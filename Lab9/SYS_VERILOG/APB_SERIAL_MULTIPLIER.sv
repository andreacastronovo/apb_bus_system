==> flow/design.v <==
module counter_clr_en #(
    parameter int unsigned  WIDTH = 4
)(
    input   logic               clk_i,
    input   logic               rstn_i,
    input   logic               clr_i,
    input   logic               enable_i,
    output  logic [WIDTH-1:0]   count_o
);
    logic [WIDTH-1:0] count_d, count_q;
    assign count_d = count_q + 'd1;
    always_ff @(posedge clk_i, negedge rstn_i) begin
        if(~rstn_i)
            count_q <= '0;
        else if(clr_i)
            count_q <= 'd0;
        else if(enable_i)
            count_q <= count_d;
        else 
            count_q <= count_q;
    end
    assign count_o = count_q;
endmodule
module serial_multiplier #( 
    parameter int unsigned OP_X_WIDTH = 16,
    parameter int unsigned OP_Y_WIDTH = 16,
    localparam int unsigned OUT_WIDTH  = OP_Y_WIDTH + OP_X_WIDTH
) (
    input   logic                       clk,
    input   logic                       rst_n,
    input   logic                       start,
    input   logic   [OP_X_WIDTH-1:0]    in_x,
    input   logic   [OP_Y_WIDTH-1:0]    in_y,
    output  logic                       valid_out,
    output  logic   [OUT_WIDTH-1:0]     out_mul
);
    logic   [OUT_WIDTH-1:0] extend, in_x_ext, in_x_d, in_x_q, in_x_shifted;
    logic                   load_op;
    assign extend   = '0;
    assign in_x_ext = in_x + extend;      
    assign in_x_d = load_op ? in_x_ext : in_x_shifted;     
    always_ff @( posedge clk, negedge rst_n ) begin : operand_x
        if(~rst_n)
            in_x_q <= '0;
        else 
            in_x_q <= in_x_d;
    end
    assign in_x_shifted = in_x_q << 1;
    logic   [OP_Y_WIDTH-1:0]  in_y_d, in_y_q, in_y_shifted;
    assign in_y_d = load_op ? in_y : in_y_shifted;     
    always_ff @( posedge clk, negedge rst_n ) begin : operand_y
        if(~rst_n)
            in_y_q <= '0;
        else 
            in_y_q <= in_y_d;
    end
    assign in_y_shifted = in_y_q >> 1;
    logic   [OUT_WIDTH-1:0] mul, sum_d, sum_q;
    logic                   clear;
    assign mul      = in_x_q & {OUT_WIDTH{in_y_q[0]}};  
    assign sum_d    = mul + sum_q;
    always_ff @( posedge clk, negedge rst_n ) begin : operand_out
        if(~rst_n)
            sum_q <= '0;
        else if(clear)
            sum_q <= '0;
        else 
            sum_q <= sum_d;
    end
    assign out_mul = sum_q;
    logic   enable;
    localparam int unsigned MAX_SIZE = (OP_X_WIDTH > OP_Y_WIDTH) ? OP_X_WIDTH : OP_Y_WIDTH;     
    logic   [$clog2(MAX_SIZE)-1:0]  count_o;
    enum {IDLE, LOAD, MUL, OUT} cs, ns;    
    always_ff @( posedge clk, negedge rst_n ) begin : fsm
        if (~rst_n)
            cs  <=  IDLE;
        else
            cs  <=  ns;
    end
    always_comb begin
        case (cs)
            IDLE:   if(start)       ns = LOAD;
                    else            ns = IDLE;      
            LOAD:                   ns = MUL;
            MUL:    if(count_o == 15)   ns = OUT;
                    else                ns = MUL;
            OUT:    if(start)       ns = LOAD;
                    else            ns = IDLE;     
            default:                ns = IDLE;
        endcase
    end
    assign  load_op     = (cs == LOAD);
    assign  clear       = (cs == OUT);
    assign  enable      = (cs == MUL);
    assign  valid_out   = clear;
    counter_clr_en #( .WIDTH($clog2(MAX_SIZE)) ) counter_i ( .clk_i(clk), .rstn_i(rst_n), .clr_i(clear), 
        .enable_i(enable), .count_o(count_o) );
endmodule
module ff #( 
    parameter int unsigned WIDTH = 32
) (
    input  logic                    clk_i,
    input  logic                    rst_ni,
    input  logic                    enable_i,
    input  logic    [WIDTH-1:0]     d,
    output logic    [WIDTH-1:0]     q
);
    always_ff @( posedge clk_i, negedge rst_ni  ) begin : flip_flop
        if(~rst_ni)
            q <= '0;
        else if(enable_i)
            q <= d;
    end
endmodule
module APB_SERIAL_MULTIPLIER #(
    parameter int unsigned DATA_WIDTH = 32,
    parameter int unsigned OP_A_WIDTH = 16,
    parameter int unsigned OP_B_WIDTH = 16,
    localparam int unsigned OUT_WIDTH  = OP_A_WIDTH + OP_B_WIDTH
)(
    input   logic                       PCLK,
    input   logic                       PRESETn,
    input   logic   [DATA_WIDTH-1:0]    PADDR,
    input   logic                       PSEL,   
    input   logic                       PENABLE,
    input   logic                       PWRITE,
    input   logic   [DATA_WIDTH-1:0]    PWDATA,
    output  logic                       PREADY,
    output  logic   [DATA_WIDTH-1:0]    PRDATA,
    output  logic                       PSLAVEERR
);
    logic   [OP_A_WIDTH-1:0]    IN_A;
    logic   [OP_B_WIDTH-1:0]    IN_B;
    logic   [OUT_WIDTH-1:0]     OUT;
    logic                       START, valid_out;  
    apb_interface_serial_mul #(
        .DATA_WIDTH(DATA_WIDTH),
        .OP_A_WIDTH(OP_A_WIDTH),
        .OP_B_WIDTH(OP_B_WIDTH)
    ) apb_interface_i (
        .PCLK       ( PCLK      ),
        .PRESETn    ( PRESETn   ),
        .PADDR      ( PADDR     ),
        .PSEL       ( PSEL      ),
        .PENABLE    ( PENABLE   ),
        .PWRITE     ( PWRITE    ),
        .PWDATA     ( PWDATA    ),
        .PRDATA     ( PRDATA    ),
        .PREADY     ( PREADY    ),
        .PSLAVEERR  ( PSLAVEERR ),
        .IN_A       ( IN_A      ), 
        .IN_B       ( IN_B      ), 
        .OUT        ( OUT       ),
        .START      ( START     ),
        .valid_out  ( valid_out )
    );
    serial_multiplier #(
        .OP_X_WIDTH(OP_A_WIDTH),
        .OP_Y_WIDTH(OP_B_WIDTH)
    ) serial_multiplier_i (
        .clk        ( PCLK      ),
        .rst_n      ( PRESETn   ),
        .start      ( START     ),
        .in_x       ( IN_A      ),
        .in_y       ( IN_B      ),
        .valid_out  ( valid_out ),
        .out_mul    ( OUT       )
    );
endmodule
module apb_interface_serial_mul #(
    parameter int unsigned DATA_WIDTH = 32,
    parameter int unsigned OP_A_WIDTH = 16,
    parameter int unsigned OP_B_WIDTH = 16,
    localparam int unsigned OUT_WIDTH  = OP_A_WIDTH + OP_B_WIDTH
)(
    input   logic                       PCLK,
    input   logic                       PRESETn,
    input   logic   [DATA_WIDTH-1:0]    PADDR,
    input   logic                       PSEL,   
    input   logic                       PENABLE,
    input   logic                       PWRITE,
    input   logic   [DATA_WIDTH-1:0]    PWDATA,
    output  logic   [DATA_WIDTH-1:0]    PRDATA,
    output  logic                       PSLAVEERR,
    output  logic                       PREADY,
    output  logic   [OP_A_WIDTH-1:0]    IN_A,
    output  logic   [OP_B_WIDTH-1:0]    IN_B,
    input   logic   [OUT_WIDTH-1:0]     OUT,
    output  logic                       START,
    input   logic                       valid_out
);
    logic   wenable, renable;
    localparam int unsigned ADDR_IN_A   = 4'h0;
    localparam int unsigned ADDR_IN_B   = 4'h4;
    localparam int unsigned ADDR_OUT    = 4'h8;
    localparam int unsigned ADDR_START  = 4'hC;
    assign wenable = PSEL & PENABLE & PWRITE;
    assign renable = PSEL & PENABLE & ~PWRITE;
    always_comb begin : slave_error
        if (PSEL & PADDR[3:0] != ADDR_IN_A & PADDR[3:0] != ADDR_IN_B & PADDR[3:0] != ADDR_OUT & PADDR[3:0] != ADDR_START) 
            PSLAVEERR = 1'b1;
        else
            PSLAVEERR = 1'b0;
    end
    assign PREADY = (renable & (PADDR[3:0] == ADDR_OUT)) ? valid_out : PENABLE;
    logic   [DATA_WIDTH-1:0]    IN_A_int, IN_B_int, START_int;
    ff #( 
        .WIDTH(DATA_WIDTH)    
    )   ff_IN_A   ( 
        .clk_i      ( PCLK      ), 
        .rst_ni     ( PRESETn   ), 
        .enable_i   ( wenable & (PADDR[3:0] == ADDR_IN_A)), 
        .d          ( PWDATA    ), 
        .q          ( IN_A_int  )
    );
    assign  IN_A = IN_A_int[OP_A_WIDTH-1:0];
    ff #( 
        .WIDTH(DATA_WIDTH)    
    )   ff_IN_B    ( 
        .clk_i      ( PCLK      ), 
        .rst_ni     ( PRESETn   ), 
        .enable_i   ( wenable & (PADDR[3:0] == ADDR_IN_B)), 
        .d          ( PWDATA    ), 
        .q          ( IN_B_int  )   
    );
    assign IN_B = IN_B_int[OP_B_WIDTH-1:0];
    ff #( 
        .WIDTH(DATA_WIDTH)    
    )   ff_START     ( 
        .clk_i      ( PCLK      ), 
        .rst_ni     ( PRESETn   ), 
        .enable_i   ( wenable & (PADDR[3:0] == ADDR_START)), 
        .d          ( PWDATA    ), 
        .q          ( START_int )    
    );
    assign START = START_int[0];
    assign PRDATA = (renable & (PADDR[3:0] == ADDR_OUT)) ? OUT : '0;
endmodule
# Step by step through the tools: APB_SERIAL_MULTIPLIER
# What the tools print for APB_SERIAL_MULTIPLIER, step after step.
# Line numbers count from 1 in the design file above.
# Library cell names are shortened.
# Not given: -
# setup
top	APB_SERIAL_MULTIPLIER
clock	PCLK
cell_library	sky130hd
corner	tt_025C_1v80

# Word-level counts
# Yosys after proc, flatten, opt, wreduce and memory -nomap, before mapping. Memory bits, and registers merged into a memory's read port (data or address), are not among the register bits. Print and check cells are not counted. Equal cells are merged and count once.
# bits
reg_bits	149
inputBits	69
out_inout_bits	34
elab_cells	49
# op_classes
addsub	2
n_eq	10
muxes	11
logic	13
reduce_logical	5
# ops
cell	n
case mux 32 bit (select 3 bit)	1
two-way mux 32 bit	3
== test 32 x 2 -> 1 bit with constant B	2
== test 32 x 1 -> 1 bit with constant B	1
adder 32 bit	1
AND 32 bit	1
logical NOT 32 bit	1
two-way mux 16 bit	1
== test 4 bit with constant B	3
AND 1 bit	11
inequality test 4 bit with constant B	2
two-way mux 4 bit	2
adder 4 x 1 -> 4 bit with constant B	1
== test 4 x 3 -> 1 bit with constant B	1
inequality test 4 x 3 -> 1 bit with constant B	1
logical NOT 4 bit	1
nonzero test 4 bit	1
two-way mux 1 bit	4
nonzero test 2 bit	1
OR reduction 2 bit	1
inverter 1 bit	1

# Logic depth
# Yosys ltp: most cells in a row. Word level: on the elaborated netlist, between registers, memories and ports. Mapped: between sequential cells and ports; inverters and the memories' decode and read muxes count.
# depth
word_depth	6
ABC_AREA	1
depth_mapped	16
depth_no_buf	15

# Netlist
# Source: synth_stat.txt of the flow (Yosys; design flattened, memories mapped). It holds for the ABC_AREA given above (unset counts as 0); a run with the other value may have another netlist.
# synth_totals
cell_count	1027
synth_area_um2	7272.0
ff_cells	121
buf_cells	23
# by_type
type	n	type_area_um2
dfrtp_1	120	3002.88
nand2_1	320	1.2E+03
inv_1	216	810.778
nor2_1	108	405.389
ha_1	32	400.384
a21oi_1	44	220.211
o21ai_0	43	215.206
nand3_1	27	135.13
mux2_4	8	120.115
nand2_2	16	100.096
mux2_2	7	78.826
nand3_2	5	50.048
nor2_2	8	50.048
clkbuf_1	12	45.043
nor3_2	4	40.038
nand4_1	5	31.28
buf_2	6	30.029
inv_2	8	30.029
# Other cell types: 22; their cells: 38.

# Timing after synthesis
# Path of least setup slack by OpenSTA after synthesis, without wires, with an ideal clock, recovery checks aside; 20% of the period is set as input and as output delay. Where synthesis merged equal registers, the netlist keeps one of their names.
# synth_timing
path_kind	input to output
from	input PADDR[1]
to	output PRDATA[10]
clock_period_ns	4.92
input_delay_ns	0.984
launch_ns	0.984
arrival_ns	1.852
required_ns	3.936
setup_slack_ns	2.084
delay_ns	0.868
driving_pins	6
period_less_setup_slack_ns	2.836
# "delay_ns" = arrival - input delay + setup time.
# A path that ends at an output port has no setup time.
# "driving_pins": output pins that drive a net of the path, with the launching flip-flop's if there is one; two outputs of one cell count as two.
# "period_less_setup_slack_ns" is the clock period less the worst setup slack; recovery checks do not enter. This is arithmetic on one report: input and output delays are still those of the set period (20% each).
# Between the ends stands the longest chain of elaborated cells between them, by number of cells; it is not shown to be the way that was timed. Of several equally long chains one is given.
# Each line given opens the expression or statement behind the cell; cells for indexed reads and writes are added by Yosys, which also makes memories of some case tables.
# synth_via
path_cell_list	nor2_2 -> inv_2 -> nor4_1 -> inv_1 -> buf_2 -> nor2_1
elab_chain_len	3
cells_between	3
# synth_rtl
element	line_no	rtl
from (decl)	124	input   logic   [DATA_WIDTH-1:0]    PADDR,
== test 4 bit	238	assign PRDATA = (renable & (PADDR[3:0] == ADDR_OUT)) ? OUT : '0;
AND 1 bit	238
two-way mux 32 bit	238
to (decl)	130	output  logic   [DATA_WIDTH-1:0]    PRDATA,

# Path in the finished layout
# Path of least setup slack in the final report of record 1 (OpenROAD, finished layout, wires in). Where an end is a register, its clock arrival counts in the times.
# layout_timing
path_kind	input to output
from	input PADDR[3]
to	output PRDATA[31]
clock_period_ns	3.78
input_delay_ns	0.76
launch_ns	0.76
arrival_ns	2.67
required_ns	3.02
setup_slack_ns	0.36
driving_pins	7
# Between the ends stands the longest chain of elaborated cells between them, by number of cells; it is not shown to be the way that was timed. Of several equally long chains one is given.
# layout_via
path_cell_list	clkdlybuf4s50_1 -> nand2_1 -> nor4_1 -> inv_1 -> buf_12 -> nor2_1 -> clkdlybuf4s50_1
elab_chain_len	3
cells_between	3
# layout_rtl
element	line_no	rtl
from (decl)	124	input   logic   [DATA_WIDTH-1:0]    PADDR,
== test 4 bit	238	assign PRDATA = (renable & (PADDR[3:0] == ADDR_OUT)) ? OUT : '0;
AND 1 bit	238
two-way mux 32 bit	238
to (decl)	130	output  logic   [DATA_WIDTH-1:0]    PRDATA,

Hand-over note for APB_SERIAL_MULTIPLIER

Settings and measured results of 2 stored flow runs for module APB_SERIAL_MULTIPLIER (sky130hd), not sorted in any way. The constraints put input and output delay at 20% of the set period each and load the outputs with 0.01 pF.
"clock_period_reached_ns" is the run's clock period less its worst setup slack. It is reckoned from that one timing run; input and output delays stay at 20% of the period that was set.
"worst_path_time_ns" is the time allowed to the run's worst setup path (the clock period less input and output delay, where it has them) less its slack. Clock arrival times count: a late capture clock shortens it, a late launch clock lengthens it.

Record 1, flow files:
==> flow/run.sh <==
#!/bin/bash
# the make line also repeats the synthesis and layout settings of config.mk as NAME=value (left out here)
make -C /OpenROAD-flow-scripts/flow DESIGN_CONFIG=/design/flow/config.mk WORK_HOME=/design/flow/orfs CLKGATE_MAP_FILE= finish
==> flow/config.mk <==
export PLATFORM = sky130hd
export DESIGN_NAME = APB_SERIAL_MULTIPLIER
export DESIGN_NICKNAME = APB_SERIAL_MULTIPLIER
export VERILOG_FILES = /design/flow/design.v
export SDC_FILE = /design/flow/constraint.sdc
export NUM_CORES = 4
export LEC_CHECK = 0
export ABC_AREA = 1
export CAP_MARGIN = 20
export CELL_PAD_IN_SITES_DETAIL_PLACEMENT = 1
export CELL_PAD_IN_SITES_GLOBAL_PLACEMENT = 2
export CORE_ASPECT_RATIO = 1.17
export CORE_MARGIN = 2
export CORE_UTILIZATION = 22
export GPL_TIMING_DRIVEN = 1
export MIN_ROUTING_LAYER = met2
export SETUP_SLACK_MARGIN = -0.27
export SLEW_MARGIN = 10
==> flow/constraint.sdc <==
create_clock -name core_clock -period 3.78 [get_ports {PCLK}]
set_input_delay 0.7560 -clock core_clock [delete_from_list [all_inputs] [get_ports {PCLK}]]
set_output_delay 0.7560 -clock core_clock [all_outputs]
set_load 0.01 [all_outputs]

==> results of record 1, as CSV <==
result,value
yosys.chip_area_um2,7272.0
design.die.area_um2,34528.7
finish.stdcell_area_um2,8927.3
layout_utilization_pct,27.2
timing.setup.ws_ns,0.355
clock_period_reached_ns,3.425
worst_path_time_ns,1.91
worst_setup_path_type,"input to output"

Record 2, flow files:
==> flow/run.sh <==
#!/bin/bash
# the make line also repeats the synthesis and layout settings of config.mk as NAME=value (left out here)
make -C /OpenROAD-flow-scripts/flow DESIGN_CONFIG=/design/flow/config.mk WORK_HOME=/design/flow/orfs CLKGATE_MAP_FILE= finish
==> flow/config.mk <==
export PLATFORM = sky130hd
export DESIGN_NAME = APB_SERIAL_MULTIPLIER
export DESIGN_NICKNAME = APB_SERIAL_MULTIPLIER
export VERILOG_FILES = /design/flow/design.v
export SDC_FILE = /design/flow/constraint.sdc
export NUM_CORES = 4
export LEC_CHECK = 0
export CAP_MARGIN = 20
export CELL_PAD_IN_SITES_DETAIL_PLACEMENT = 1
export CORE_ASPECT_RATIO = 0.93
export CORE_MARGIN = 2
export CORE_UTILIZATION = 29
export CTS_CLUSTER_SIZE = 73
export GPL_TIMING_DRIVEN = 0
export HOLD_SLACK_MARGIN = 0.19
export MIN_ROUTING_LAYER = met2
export SETUP_SLACK_MARGIN = -0.2
export SLEW_MARGIN = 25
==> flow/constraint.sdc <==
create_clock -name core_clock -period 2.35 [get_ports {PCLK}]
set_input_delay 0.4700 -clock core_clock [delete_from_list [all_inputs] [get_ports {PCLK}]]
set_output_delay 0.4700 -clock core_clock [all_outputs]
set_load 0.01 [all_outputs]

==> results of record 2, as CSV <==
result,value
yosys.chip_area_um2,6374.9
design.die.area_um2,23184.6
finish.stdcell_area_um2,9186.3
layout_utilization_pct,42.4
timing.setup.ws_ns,-0.686
clock_period_reached_ns,3.036
worst_path_time_ns,3.04
worst_setup_path_type,"register to register"

End of note.
