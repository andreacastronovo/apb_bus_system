==> flow/design.v <==
module ff #( 
    parameter int unsigned WIDTH = 32
) (
    input  logic                    clk_i,
    input  logic                    rst_ni,
    input  logic                    enable_i,
    input  logic    [WIDTH-1:0]     d,
    output logic    [WIDTH-1:0]     q
);
    always_ff @( posedge clk_i, negedge rst_ni  ) begin : flip_flop
        if(~rst_ni)
            q <= '0;
        else if(enable_i)
            q <= d;
    end
endmodule
module apb_interface_pwm #(
    parameter   int unsigned    DATA_WIDTH  =   32,
    parameter   int unsigned    SIZE_WIDTH  =   8
)(
    input   logic                       PCLK,
    input   logic                       PRESETn,
    input   logic   [DATA_WIDTH-1:0]    PADDR,
    input   logic                       PSEL,   
    input   logic                       PENABLE,
    input   logic                       PWRITE,
    input   logic   [DATA_WIDTH-1:0]    PWDATA,
    output  logic   [DATA_WIDTH-1:0]    PRDATA,
    output  logic                       PREADY,
    output  logic                       PSLAVEERR,
    output  logic   [DATA_WIDTH-1:0]    PERIOD,
    output  logic   [DATA_WIDTH-1:0]    PULSE,
    output  logic   [SIZE_WIDTH-1:0]    SIZE,
    output  logic                       ENABLE
);
    logic   wenable, renable;
    localparam int unsigned ADDR_PERIOD = 4'h0;
    localparam int unsigned ADDR_PULSE  = 4'h4;
    localparam int unsigned ADDR_SIZE   = 4'h8;
    localparam int unsigned ADDR_ENABLE = 4'hC;
    assign wenable = PSEL & PENABLE & PWRITE;
    assign renable = PSEL & PENABLE & ~PWRITE;
    assign PREADY = PENABLE;
    always_comb begin : slave_error
        if (PSEL & PADDR[3:0] != ADDR_PERIOD & PADDR[3:0] != ADDR_PULSE & PADDR[3:0] != ADDR_SIZE & PADDR[3:0] != ADDR_ENABLE) 
            PSLAVEERR = 1'b1;
        else
            PSLAVEERR = 1'b0;
    end
    logic   [DATA_WIDTH-1:0]    size_int, enable_int;
    ff #(   
        .WIDTH(DATA_WIDTH)    
    )   ff_PERIOD   ( 
        .clk_i      ( PCLK      ), 
        .rst_ni     ( PRESETn   ), 
        .enable_i   ( wenable & (PADDR[3:0] == ADDR_PERIOD)), 
        .d          ( PWDATA    ), 
        .q          ( PERIOD    )  
    );
    ff #( 
        .WIDTH(DATA_WIDTH)    
    )   ff_PULSE    ( 
        .clk_i      ( PCLK      ),
        .rst_ni     ( PRESETn   ),
        .enable_i   ( wenable & (PADDR[3:0] == ADDR_PULSE)), 
        .d          ( PWDATA    ), 
        .q          ( PULSE     )   
    );
    ff #( 
        .WIDTH(DATA_WIDTH)    
    )   ff_SIZE     ( 
        .clk_i      ( PCLK      ),
        .rst_ni     ( PRESETn   ),
        .enable_i   ( wenable & (PADDR[3:0] == ADDR_SIZE)), 
        .d          ( PWDATA    ), 
        .q          ( size_int  )    
    );
    assign SIZE = size_int[SIZE_WIDTH-1:0];
    ff #( 
        .WIDTH(DATA_WIDTH)    
    )   ff_ENABLE   ( 
        .clk_i      ( PCLK      ), 
        .rst_ni     ( PRESETn   ), 
        .enable_i   ( wenable & (PADDR[3:0] == ADDR_ENABLE)), 
        .d          ( PWDATA    ), 
        .q          ( enable_int)  
    );
    assign ENABLE = enable_int[0];
    logic   [DATA_WIDTH-1:0]  PRDATA_q;
    always_comb begin : READ_DATA
        case (PADDR[3:0])
            ADDR_PERIOD:    PRDATA_q = PERIOD;
            ADDR_PULSE:     PRDATA_q = PULSE;
            ADDR_SIZE:      PRDATA_q = SIZE + 32'd0;
            ADDR_ENABLE:    PRDATA_q = ENABLE + 32'd0;
            default:        PRDATA_q = 32'd0;
        endcase
    end
    assign PRDATA = renable ? PRDATA_q : 0;
endmodule
# ---- Tool chain data of apb_interface_pwm
# The steps from the RTL of apb_interface_pwm to its reports follow in flow order.
# Line numbers count from 1 in the design file above.
# Operators: Yosys type, input widths -> output width; for muxes data width and select width s.
# Library cell names are shortened.
# A cell with - has no value.
dict set report inputs {
  top_module {apb_interface_pwm}
  clk_port {PCLK}
  library {sky130hd}
  lib_corner {tt_025C_1v80}
}

# ---- After elaboration
# Yosys after proc, flatten, opt, wreduce and memory -nomap, before mapping. Enables and synchronous resets that opt folds into registers are not counted as muxes. Memory bits, and registers merged into a memory's read port (data or address), are not among the register bits. Print and check cells are not counted. Equal cells are merged and count once.
dict set report bits {
  reg_bits 73
  output_inout_bits 107
}
dict set report classes {
  equal 6
  mux 3
  n_logic 12
  n_reduce_logical 2
}
# operator n
set op_table {}
lappend op_table {{$pmux 32 s4} 1}
lappend op_table {{$mux 32} 1}
lappend op_table {{$and 1x1->1} 11}
lappend op_table {{$eq 4x4->1 const B} 2}
lappend op_table {{$ne 4x4->1 const B} 2}
lappend op_table {{$eq 4x3->1 const B} 1}
lappend op_table {{$ne 4x3->1 const B} 1}
lappend op_table {{$logic_not 4->1} 1}
lappend op_table {{$reduce_bool 4->1} 1}
lappend op_table {{$not 1->1} 1}
lappend op_table {{$mux 1} 1}

# ---- Longest topological paths
# Longest topological path by Yosys (ltp), each cell counted once; first at word level (registers and memories cut), then after technology mapping (sequential cells cut; the memories' decode and read muxes count).
dict set report logic_depth {
  depth_word 6
  ABC_AREA 0
  depth_mapped 6
  ltp_nobuf 3
}

# ---- Mapped cells and area
# Source: synth_stat.txt of the flow (Yosys; design flattened, memories mapped). It holds for the ABC_AREA given above (unset counts as 0); a run with the other value may have another netlist.
dict set report synth_totals {
  stdcells 252
  area_um2 3489.6
  seq_area_um2 1826.8
  ff_cells 73
}
# type n area_total_um2
set by_type {}
lappend by_type {dfrtp_1 73 1.83E+03}
lappend by_type {mux2_1 43 484.214}
lappend by_type {mux2_4 30 450.432}
lappend by_type {a22oi_1 24 180.173}
lappend by_type {nor2_1 27 101.347}
lappend by_type {buf_12 3 60.058}
lappend by_type {mux2i_1 5 50.048}
lappend by_type {buf_4 4 30.029}
lappend by_type {clkbuf_1 7 26.275}
lappend by_type {a21oi_1 5 25.024}
lappend by_type {nor2b_1 4 25.024}
lappend by_type {or2_1 4 25.024}
lappend by_type {nor4b_4 1 23.773}
lappend by_type {buf_6 2 22.522}
lappend by_type {mux4_2 1 22.522}
lappend by_type {nand2_1 6 22.522}
lappend by_type {nor4_4 1 21.27}
lappend by_type {a222oi_1 2 20.019}
# Not listed: further types 8, cells in them 10.
# By module: a second synthesis without flattening, with its own total; a netlist apart from the flattened one above.
dict set report hier_totals {
  hier_cells 373
  hier_area_um2 6040.8
}
# Rows give one instance, submodules left out.
# mod instances cells mod_area_um2 mod_seq_area_um2
set modules {}
lappend modules {{ff #(WIDTH=32)} 4 68 1345.0 800.8}
lappend modules {apb_interface_pwm 1 101 660.6 0.0}

# ---- Worst setup path after synthesis
# Source: OpenSTA report_checks on the synthesized netlist (no wires, ideal clock, input and output delay 20% of the period each), path of least setup slack; recovery checks are left aside. Register names are those of the netlist, which keeps one name where synthesis merged equal registers.
dict set report synth_timing {
  path_type {input to output}
  startpoint {in PADDR[3]}
  endpoint {out PRDATA[11]}
  clock_period_ps 2140
  launch_ps 428
  arrival_ps 1494
  required_ps 1712
  setup_slack_ps 218
  delay_ps 1066
  path_stages 5
  n_path_buf 2
  synth_period_reached_ps 1922
}
# "delay_ps" = arrival - input delay + setup time.
# At an output port there is no setup time.
# "path_stages": output pins that drive a net of the path, with the launching flip-flop's if there is one; two outputs of one cell count as two.
# "synth_period_reached_ps" is the clock period less the worst setup slack; recovery checks do not enter. This is arithmetic on one report: input and output delays are still those of the set period (20% each).
# The rows between start and end are the longest chain of elaborated cells between them; the timing report does not say that the signal goes this way. Where chains are equally long, one stands for them.
# A line is the first line of the expression or statement that the cell stems from. Yosys adds cells for indexed reads and writes and turns some case tables into memories.
dict set report synth_between {
  path_cell_list {buf_6 nor4b_4 clkbuf_1 a22oi_1 nor2_1}
  elab_chain_len 3
  cone_cells 6
  cone_classes {3 x eq/ne; 2 x mux; 1 x reduce/logical}
}
# element line_no
set synth_rtl {}
lappend synth_rtl {{from (decl)} 23} ;# input   logic   [DATA_WIDTH-1:0]    PADDR,
lappend synth_rtl {{$eq 4x4->1} 91} ;# case (PADDR[3:0])
lappend synth_rtl {{$pmux 32 s4} 91}
lappend synth_rtl {{$mux 32} 99} ;# assign PRDATA = renable ? PRDATA_q : 0;
lappend synth_rtl {{to (decl)} 28} ;# output  logic   [DATA_WIDTH-1:0]    PRDATA,

# ---- Path in the finished layout
# Path of least setup slack in the final report of flow run A (OpenROAD, finished layout, wires in). Where an end is a register, its clock arrival counts in the times.
# The path's times are printed in steps of 10 ps; the period is the one set.
dict set report layout_timing {
  path_type {input to output}
  startpoint {in PWRITE}
  endpoint {out PRDATA[0]}
  clock_period_ps 2160
  launch_ps 430
  arrival_ps 1690
  required_ps 1730
  setup_slack_ps 40
  path_stages 6
  n_path_buf 4
}
# The rows between start and end are the longest chain of elaborated cells between them; the timing report does not say that the signal goes this way. Where chains are equally long, one stands for them.
dict set report layout_between {
  path_cell_list {clkdlybuf4s50_1 nand4b_1 buf_6 buf_6 nor2b_1 clkbuf_2}
  elab_chain_len 3
  cone_cells 3
  cone_classes {1 x mux; 2 x logic}
}
# element line_no
set layout_rtl {}
lappend layout_rtl {{from (decl)} 26} ;# input   logic                       PWRITE,
lappend layout_rtl {{$not 1->1} 42} ;# assign renable = PSEL & PENABLE & ~PWRITE;
lappend layout_rtl {{$and 1x1->1} 42}
lappend layout_rtl {{$mux 32} 99} ;# assign PRDATA = renable ? PRDATA_q : 0;
lappend layout_rtl {{to (decl)} 28} ;# output  logic   [DATA_WIDTH-1:0]    PRDATA,

Flow measurements of apb_interface_pwm on sky130hd: 2 stored runs with different settings, listed in no order. Input and output delays are each 20% of the period that was set; the output load is 0.01 pF.
"achieved_period_ps" means the clock period less the worst setup slack. The figure is calculated, with input and output delays left at 20% of the set period.
By "worst_setup_path_time_ps" is meant the share of the clock period that the worst setup path is allowed (20% is reserved at inputs, 20% at outputs), minus its slack. Clock arrival times at its registers enter into it.
"final_power_uw" rests on the timing tool's default activity at the inputs, not on a simulated workload.
"worst_setup_path_time_ps" is given in steps of 10 ps.

# flow run A
==> flow/run.sh <==
#!/bin/bash
# the make line also repeats the synthesis and layout settings of config.mk as NAME=value (left out here)
make -C /OpenROAD-flow-scripts/flow DESIGN_CONFIG=/design/flow/config.mk WORK_HOME=/design/flow/orfs CLKGATE_MAP_FILE= finish
==> flow/config.mk <==
export PLATFORM = sky130hd
export DESIGN_NAME = apb_interface_pwm
export DESIGN_NICKNAME = apb_interface_pwm
export VERILOG_FILES = /design/flow/design.v
export SDC_FILE = /design/flow/constraint.sdc
export NUM_CORES = 4
export LEC_CHECK = 0
export CAP_MARGIN = 20
export CORE_MARGIN = 2
export CORE_UTILIZATION = 21
export CTS_CLUSTER_DIAMETER = 256
export CTS_CLUSTER_SIZE = 17
export MIN_ROUTING_LAYER = met2
export PLACE_DENSITY_LB_ADDON = 0.18
export SLEW_MARGIN = 15
==> flow/constraint.sdc <==
create_clock -name core_clock -period 2.16 [get_ports {PCLK}]
set_input_delay 0.4320 -clock core_clock [delete_from_list [all_inputs] [get_ports {PCLK}]]
set_output_delay 0.4320 -clock core_clock [all_outputs]
set_load 0.01 [all_outputs]

==> flow run A: results <==
synth_chip_area_um2=3489.6
setup_worst_slack_ps=38
total_negative_slack_ps=0
achieved_period_ps=2122
die_um2=17663.7
final_power_uw=3931
utilization_pct=33.8
final_stdcell_area_um2=5542.8
worst_setup_path_time_ps=1260
worst_path_kind="input to output"

# flow run B
==> flow/run.sh <==
#!/bin/bash
# the make line also repeats the synthesis and layout settings of config.mk as NAME=value (left out here)
make -C /OpenROAD-flow-scripts/flow DESIGN_CONFIG=/design/flow/config.mk WORK_HOME=/design/flow/orfs CLKGATE_MAP_FILE= finish
==> flow/config.mk <==
export PLATFORM = sky130hd
export DESIGN_NAME = apb_interface_pwm
export DESIGN_NICKNAME = apb_interface_pwm
export VERILOG_FILES = /design/flow/design.v
export SDC_FILE = /design/flow/constraint.sdc
export NUM_CORES = 4
export LEC_CHECK = 0
export CAP_MARGIN = 20
export CORE_MARGIN = 2
export CORE_UTILIZATION = 40
export SLEW_MARGIN = 20
==> flow/constraint.sdc <==
create_clock -name core_clock -period 2.52 [get_ports {PCLK}]
set_input_delay 0.5040 -clock core_clock [delete_from_list [all_inputs] [get_ports {PCLK}]]
set_output_delay 0.5040 -clock core_clock [all_outputs]
set_load 0.01 [all_outputs]

==> flow run B: results <==
synth_chip_area_um2=3489.6
setup_worst_slack_ps=77
total_negative_slack_ps=0
achieved_period_ps=2443
die_um2=9486.8
final_power_uw=3174
utilization_pct=63.0
final_stdcell_area_um2=5411.4
worst_setup_path_time_ps=1430
worst_path_kind="input to output"
