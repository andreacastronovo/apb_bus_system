==> flow/design.v <==
module counter_clr_en #(
    parameter int unsigned  WIDTH = 4
)(
    input   logic               clk_i,
    input   logic               rstn_i,
    input   logic               clr_i,
    input   logic               enable_i,
    output  logic [WIDTH-1:0]   count_o
);
    logic [WIDTH-1:0] count_d, count_q;
    assign count_d = count_q + 'd1;
    always_ff @(posedge clk_i, negedge rstn_i) begin
        if(~rstn_i)
            count_q <= '0;
        else if(clr_i)
            count_q <= 'd0;
        else if(enable_i)
            count_q <= count_d;
        else 
            count_q <= count_q;
    end
    assign count_o = count_q;
endmodule
module APB_PWM
(
    input   logic           PCLK,
    input   logic           PRESETn,
    input   logic   [31:0]  PADDR,
    input   logic           PSEL,   
    input   logic           PENABLE,
    input   logic           PWRITE,
    input   logic   [31:0]  PWDATA,
    output  logic           PREADY,
    output  logic   [31:0]  PRDATA,
    output  logic           PSLAVEERR,
    output  logic   [7:0]   PWM
);
    logic   wenable, renable;
    assign wenable = PSEL & PENABLE & PWRITE;
    assign renable = PSEL & PENABLE & ~PWRITE;
    assign PREADY = PENABLE;
    assign PSLAVEERR = 1'b0;
    logic   [31:0]  PERIOD;      
    logic   [31:0]  PULSE;       
    logic   [7:0]   SIZE;        
    logic           ENABLE;      
    apb_periph_store apb_periph_store_i (
        .PCLK       ( PCLK ),
        .PRESETn    ( PRESETn ),
        .PWDATA     ( PWDATA ),
        .PADDR      ( PADDR ),
        .wenable    ( wenable ),
        .PERIOD     ( PERIOD ), 
        .PULSE      ( PULSE ), 
        .SIZE       ( SIZE ),
        .ENABLE     ( ENABLE )
    );
    apb_periph_load apb_periph_load_i (
        .PCLK       ( PCLK ),
        .PRESETn    ( PRESETn ),
        .PRDATA     ( PRDATA ),
        .PADDR      ( PADDR ),
        .renable    ( renable ),
        .PERIOD     ( PERIOD ), 
        .PULSE      ( PULSE ), 
        .SIZE       ( SIZE ),
        .ENABLE     ( ENABLE )
    );
    pwm_generator pwm_generator_i (
        .clk        ( PCLK ),
        .rstn       ( PRESETn ),
        .PERIOD     ( PERIOD ),
        .PULSE      ( PULSE ),
        .SIZE       ( SIZE ),
        .ENABLE     ( ENABLE ),
        .PWM        ( PWM )
    );
endmodule
module apb_periph_load(
    input   logic           PCLK,
    input   logic           PRESETn,
    output  logic   [31:0]  PRDATA,
    input   logic   [31:0]  PADDR,
    input   logic           renable,
    input   logic   [31:0]  PERIOD,      
    input   logic   [31:0]  PULSE,       
    input   logic   [7:0]   SIZE,        
    input   logic           ENABLE       
);
localparam int unsigned ADDR_PERIOD = 32'h0;
localparam int unsigned ADDR_PULSE  = 32'h4;
localparam int unsigned ADDR_SIZE   = 32'h8;
localparam int unsigned ADDR_ENABLE = 32'hC;
logic   [31:0]  PRDATA_q;
always_comb begin : READ_DATA
    case (PADDR)
        ADDR_PERIOD:    PRDATA_q = PERIOD;
        ADDR_PULSE:     PRDATA_q = PULSE;
        ADDR_SIZE:      PRDATA_q = SIZE + 32'd0;
        ADDR_ENABLE:    PRDATA_q = ENABLE + 32'd0;
        default:        PRDATA_q = 32'd0;
    endcase
end
assign PRDATA = renable ? PRDATA_q : 0;
endmodule
module apb_periph_store (
    input   logic           PCLK,
    input   logic           PRESETn,
    input   logic   [31:0]  PWDATA,
    input   logic   [31:0]  PADDR,
    input   logic           wenable,
    output  logic   [31:0]  PERIOD,      
    output  logic   [31:0]  PULSE,       
    output  logic   [7:0]   SIZE,        
    output  logic           ENABLE       
);
localparam int unsigned ADDR_PERIOD = 32'h0;
localparam int unsigned ADDR_PULSE  = 32'h4;
localparam int unsigned ADDR_SIZE   = 32'h8;
localparam int unsigned ADDR_ENABLE = 32'hC;
logic   [31:0]    size_int, enable_int;
ff #( .WIDTH(32)    )   ff_PERIOD   ( .clk_i(PCLK), .rst_ni(PRESETn), .enable_i(wenable & (PADDR == ADDR_PERIOD)), 
    .d(PWDATA), .q(PERIOD)  );
ff #( .WIDTH(32)    )   ff_PULSE    ( .clk_i(PCLK), .rst_ni(PRESETn), .enable_i(wenable & (PADDR == ADDR_PULSE)), 
    .d(PWDATA), .q(PULSE)   );
ff #( .WIDTH(32)    )   ff_SIZE     ( .clk_i(PCLK), .rst_ni(PRESETn), .enable_i(wenable & (PADDR == ADDR_SIZE)), 
    .d(PWDATA), .q(size_int)    );
assign SIZE = size_int[7:0];
ff #( .WIDTH(32)    )   ff_ENABLE   ( .clk_i(PCLK), .rst_ni(PRESETn), .enable_i(wenable & (PADDR == ADDR_ENABLE)), 
    .d(PWDATA), .q(enable_int)  );
assign ENABLE = enable_int[0];
endmodule
module ff #( 
    parameter int unsigned WIDTH = 32
) (
    input  logic                    clk_i,
    input  logic                    rst_ni,
    input  logic                    enable_i,
    input  logic    [WIDTH-1:0]     d,
    output logic    [WIDTH-1:0]     q
);
    always_ff @( posedge clk_i, negedge rst_ni  ) begin : flip_flop
        if(~rst_ni)
            q <= '0;
        else if(enable_i)
            q <= d;
    end
endmodule
module pwm_generator(
    input   logic           clk,
    input   logic           rstn,
    input   logic   [31:0]  PERIOD,
    input   logic   [31:0]  PULSE,
    input   logic   [7:0]   SIZE,
    input   logic           ENABLE,
    output  logic   [7:0]   PWM
);
localparam int unsigned MAX_COUNT = $clog2(32);  
logic [MAX_COUNT-1:0]   count_o; 
logic                   reset_counter;
counter_clr_en #( .WIDTH(MAX_COUNT) ) coutner_clr_en_i (
    .clk_i      ( clk ),
    .rstn_i     ( rstn ),
    .clr_i      ( reset_counter ),
    .enable_i   ( ENABLE ),
    .count_o    ( count_o )
);
enum {IDLE, HCLK, LCLK} cs, ns;
always_ff @( posedge clk, negedge rstn ) begin
    if (~rstn)
        cs  <=  IDLE;
    else if( ~ENABLE)
        cs  <=  IDLE;
    else
        cs  <=  ns;
end
always_comb begin
    case (cs)
        IDLE:
            ns = HCLK;
        HCLK:
            if(count_o == PULSE)    ns = LCLK;
            else                    ns = HCLK;
        LCLK:
            if(count_o == 0)    ns = HCLK;   
            else                ns = LCLK;
        default
            ns = IDLE;
    endcase
end
assign PWM              = (cs == HCLK) ? SIZE : 8'd0;
assign reset_counter    = ~ENABLE | (count_o == PERIOD - 1);   
endmodule
# --- Step by step through the tools: APB_PWM ---
# What the tools print for APB_PWM, step after step.
# Line numbers count from 1 in the design file above.
inputs:
  top: "APB_PWM"
  clk_port: "PCLK"
  library: "sky130hd"
  lib_corner: "tt_025C_1v80"

# --- Word-level counts ---
# Counts by Yosys on the flattened word-level netlist (proc, flatten, opt, wreduce; memories kept). Register bits leave out memories and registers merged into their read ports (data or address). Print and check cells are left out. Cells with the same type and inputs are merged into one.
classes:
  n_reduce_logical: 4
  n_addsub: 2
  bitwise: 10
  n_mux: 9
  n_eq: 7
op_table:
  columns: ["operator", "count"]
  rows:
  - ["parallel mux 32 bit (select 4 bit)", 1]
  - ["parallel mux 32 bit (select 3 bit)", 1]
  - ["== test 32 x 4 -> 1 bit (second input constant)", 2]
  - ["zero test 32 bit", 2]
  - ["== test 5 x 32 -> 1 bit", 2]
  - ["2-to-1 mux 32 bit", 2]
  - ["subtractor 32 x 1 -> 32 bit (second input constant)", 1]
  - ["== test 32 x 1 -> 1 bit (second input constant)", 1]
  - ["== test 32 x 2 -> 1 bit (second input constant)", 1]
  - ["== test 32 x 3 -> 1 bit (second input constant)", 1]
  - ["2-to-1 mux 5 bit", 2]
  - ["2-to-1 mux 8 bit", 1]
  - ["bitwise AND 1 bit", 7]
  - ["adder 5 x 1 -> 5 bit (second input constant)", 1]
  - ["zero test 5 bit", 1]
  - ["2-to-1 mux 2 bit", 2]
  - ["inverter 1 bit", 2]
  - ["nonzero test 2 bit", 1]
  - ["bitwise OR 1 bit", 1]
bits:
  output_inout_bits: 42
  elab_cells: 38
  register_bits: 110

# --- Logic depth ---
# Depth = most cells in a row (Yosys ltp): at word level without a register or memory, in the mapped netlist without a sequential cell, where the memories' decode and read muxes count.
depth:
  ltp_word: 4
  ABC_AREA: 0
  depth_mapped: 8

# --- Synthesis result ---
# The flow's flattened synthesis, as Yosys stat reports it; memories are mapped. The netlist is that of the ABC_AREA named above (0 if unset); the other value can give another one.
synth_totals:
  seqArea_mm2: 0.0020282
  ff_cells: 81
  area_mm2: 0.0043392
  n_buf: 22
  cell_count: 397
by_type:
  columns: ["cell", "count", "area_total_um2"]
  rows:
  - ["sky130_fd_sc_hd__dfrtp_1", 80, 2001.92]
  - ["sky130_fd_sc_hd__mux2_2", 74, 833.299]
  - ["sky130_fd_sc_hd__a22oi_1", 26, 195.187]
  - ["sky130_fd_sc_hd__nor2_1", 49, 183.926]
  - ["sky130_fd_sc_hd__xnor2_1", 16, 140.134]
  - ["sky130_fd_sc_hd__nor4_1", 18, 112.608]
  - ["sky130_fd_sc_hd__nor3_1", 17, 85.082]
  - ["sky130_fd_sc_hd__mux2i_1", 7, 70.067]
  - ["sky130_fd_sc_hd__or4_1", 8, 60.058]
  - ["sky130_fd_sc_hd__and2_1", 8, 50.048]
  - ["sky130_fd_sc_hd__clkbuf_1", 12, 45.043]
  - ["sky130_fd_sc_hd__a31oi_1", 7, 43.792]
  - ["sky130_fd_sc_hd__ha_1", 3, 37.536]
  - ["sky130_fd_sc_hd__nand4_1", 6, 37.536]
  - ["sky130_fd_sc_hd__buf_2", 7, 35.034]
  - ["sky130_fd_sc_hd__xor2_1", 4, 35.034]
  - ["sky130_fd_sc_hd__nand3_1", 6, 30.029]
  - ["sky130_fd_sc_hd__dfstp_2", 1, 26.275]
# Other cell types: 27; their cells: 48.
# By module: a second synthesis without flattening, with its own total; a netlist apart from the flattened one above.
unflattened:
  cells_unflattened: 570
  hier_area_mm2: 0.0079339
# Each row is one instance without its submodules.
by_module:
  columns: ["module", "mod_seq_area_mm2", "n_inst", "area_mm2", "n_cells"]
  rows:
  - ["ff #(WIDTH=32)", 0.0008008, 4, 0.001345, 68]
  - ["apb_periph_load", 0, 1, 0.0012287, 124]
  - ["pwm_generator", 0.0000763, 1, 0.0008934, 131]
  - ["counter_clr_en #(WIDTH=5)", 0.0001251, 1, 0.0002527, 22]
  - ["apb_periph_store", 0, 1, 0.0001439, 16]
  - ["APB_PWM", 0, 1, 0.000035, 5]

# --- Worst setup path after synthesis ---
# Path of least setup slack by OpenSTA after synthesis, without wires, with an ideal clock, recovery checks aside; 20% of the period is set as input and as output delay. Where synthesis merged equal registers, the netlist keeps one of their names.
synth_timing:
  path_kind: "in2out"
  from: "input PADDR[4]"
  to: "output PRDATA[11]"
  t_required_ps: 2312
  launch_ps: 578
  path_stages: 7
  n_path_buf: 1
  path_slack_ps: -133
  out_delay_ps: 578
  in_delay_ps: 578
  arrival_time_ps: 2445
  period_ps: 2890
  path_delay_ps: 1867
  period_less_setup_slack_ps: 3023
# "path_delay_ps" = arrival - input delay + setup time.
# A path that ends at an output port has no setup time.
# "path_stages" counts driving pins, that of a launching flip-flop among them; a cell with two outputs on the path counts twice.
# "period_less_setup_slack_ps" is the clock period less the worst setup slack; recovery checks do not enter. This is arithmetic on one report: input and output delays are still those of the set period (20% each).
# Between the ends stands the longest chain of elaborated cells between them, by number of cells; it is not shown to be the way that was timed. Of several equally long chains one is given.
# Each line given opens the expression or statement behind the cell; cells for indexed reads and writes are added by Yosys, which also makes memories of some case tables.
synth_via:
  cell_sequence: "sky130_fd_sc_hd__or4_1 sky130_fd_sc_hd__nor3_1 sky130_fd_sc_hd__nand4_1 sky130_fd_sc_hd__nor3_1 sky130_fd_sc_hd__clkbuf_1 sky130_fd_sc_hd__a22oi_1 sky130_fd_sc_hd__nor2_1"
  elab_chain_cells: 3
  cells_between: 6
  classes_between: "eq/ne: 3; mux: 2; reduce/logical: 1"
synth_rtl:
  columns: ["item", "line", "rtl"]
  rows:
  - ["start: declaration", 28, "input   logic   [31:0]  PADDR,"]
  - ["== test 32 x 4 -> 1 bit", 96, "case (PADDR)"]
  - ["parallel mux 32 bit (select 4 bit)", 96, null]
  - ["2-to-1 mux 32 bit", 104, "assign PRDATA = renable ? PRDATA_q : 0;"]
  - ["end: declaration", 34, "output  logic   [31:0]  PRDATA,"]

# --- Timing after layout ---
# Path of least setup slack in the final report of flow run A (OpenROAD, finished layout, wires in). Where an end is a register, its clock arrival counts in the times.
# The path's times are printed in steps of 10 ps; the period is the one set.
layout_timing:
  path_kind: "in2out"
  from: "input PADDR[7]"
  to: "output PRDATA[16]"
  t_required_ps: 3650
  period_ps: 4560
  arrival_time_ps: 3490
  path_stages: 11
  in_delay_ps: 910
  path_slack_ps: 150
  out_delay_ps: 910
  n_path_buf: 5
  launch_ps: 910
# Between the ends stands the longest chain of elaborated cells between them, by number of cells; it is not shown to be the way that was timed. Of several equally long chains one is given.
layout_via:
  cell_sequence: "sky130_fd_sc_hd__clkdlybuf4s50_1 sky130_fd_sc_hd__or4_1 sky130_fd_sc_hd__nor3_1 sky130_fd_sc_hd__nand4_1 sky130_fd_sc_hd__buf_4 sky130_fd_sc_hd__nor3_4 sky130_fd_sc_hd__buf_4 sky130_fd_sc_hd__clkbuf_16 sky130_fd_sc_hd__a22oi_1 sky130_fd_sc_hd__nor2_1 sky130_fd_sc_hd__clkdlybuf4s50_1"
  elab_chain_cells: 3
  cells_between: 6
  classes_between: "eq/ne: 3; mux: 2; reduce/logical: 1"
layout_rtl:
  columns: ["item", "line", "rtl"]
  rows:
  - ["start: declaration", 28, "input   logic   [31:0]  PADDR,"]
  - ["== test 32 x 4 -> 1 bit", 96, "case (PADDR)"]
  - ["parallel mux 32 bit (select 4 bit)", 96, null]
  - ["2-to-1 mux 32 bit", 104, "assign PRDATA = renable ? PRDATA_q : 0;"]
  - ["end: declaration", 34, "output  logic   [31:0]  PRDATA,"]

Add stored flow runs of APB_PWM

Module APB_PWM, platform sky130hd: 2 stored runs of the flow (Yosys, OpenROAD) with differing settings, in no particular order. Input and output delays are each 20% of the period that was set; the output load is 0.01 pF.
"worst_path_ps" is the time allowed to the run's worst setup path (the clock period less input and output delay, where it has them) less its slack. Clock arrival times count: a late capture clock shortens it, a late launch clock lengthens it.
"worst_path_ps" is known to 10 ps.

--- flow run A ---
==> flow/run.sh <==
#!/bin/bash
# the make line also repeats the synthesis and layout settings of config.mk as NAME=value (left out here)
make -C /OpenROAD-flow-scripts/flow DESIGN_CONFIG=/design/flow/config.mk WORK_HOME=/design/flow/orfs CLKGATE_MAP_FILE= finish
==> flow/config.mk <==
export PLATFORM = sky130hd
export DESIGN_NAME = APB_PWM
export DESIGN_NICKNAME = APB_PWM
export VERILOG_FILES = /design/flow/design.v
export SDC_FILE = /design/flow/constraint.sdc
export NUM_CORES = 4
export LEC_CHECK = 0
export CAP_MARGIN = 5
export CELL_PAD_IN_SITES_GLOBAL_PLACEMENT = 0
export CORE_MARGIN = 2
export CORE_UTILIZATION = 42
export CTS_CLUSTER_DIAMETER = 34
export GPL_ROUTABILITY_DRIVEN = 1
export PLACE_DENSITY_LB_ADDON = 0.01
export SLEW_MARGIN = 20
export TNS_END_PERCENT = 45
==> flow/constraint.sdc <==
create_clock -name core_clock -period 4.56 [get_ports {PCLK}]
set_input_delay 0.9120 -clock core_clock [delete_from_list [all_inputs] [get_ports {PCLK}]]
set_output_delay 0.9120 -clock core_clock [all_outputs]
set_load 0.01 [all_outputs]

==> results, as YAML <==
results:
  design_die_area_mm2: 0.0111609
  fin_util_pct: 57.8
  synthesis_area_mm2: 0.0043392
  worst_path_ps: 2580
  worst_setup_path_type: "in2out"
  final_setup_ws_ps: 154

--- flow run B ---
==> flow/run.sh <==
#!/bin/bash
# the make line also repeats the synthesis and layout settings of config.mk as NAME=value (left out here)
make -C /OpenROAD-flow-scripts/flow DESIGN_CONFIG=/design/flow/config.mk WORK_HOME=/design/flow/orfs CLKGATE_MAP_FILE= finish
==> flow/config.mk <==
export PLATFORM = sky130hd
export DESIGN_NAME = APB_PWM
export DESIGN_NICKNAME = APB_PWM
export VERILOG_FILES = /design/flow/design.v
export SDC_FILE = /design/flow/constraint.sdc
export NUM_CORES = 4
export LEC_CHECK = 0
export CAP_MARGIN = 20
export CORE_MARGIN = 2
export CORE_UTILIZATION = 19
export GPL_TIMING_DRIVEN = 1
export MAX_ROUTING_LAYER = met5
export MIN_ROUTING_LAYER = met1
export PLACE_DENSITY_LB_ADDON = 0.13
export SLEW_MARGIN = 40
==> flow/constraint.sdc <==
create_clock -name core_clock -period 4.06 [get_ports {PCLK}]
set_input_delay 0.8120 -clock core_clock [delete_from_list [all_inputs] [get_ports {PCLK}]]
set_output_delay 0.8120 -clock core_clock [all_outputs]
set_load 0.01 [all_outputs]

==> results, as YAML <==
results:
  design_die_area_mm2: 0.0240622
  fin_util_pct: 27.1
  synthesis_area_mm2: 0.0043392
  worst_path_ps: 2240
  worst_setup_path_type: "in2out"
  final_setup_ws_ps: 195
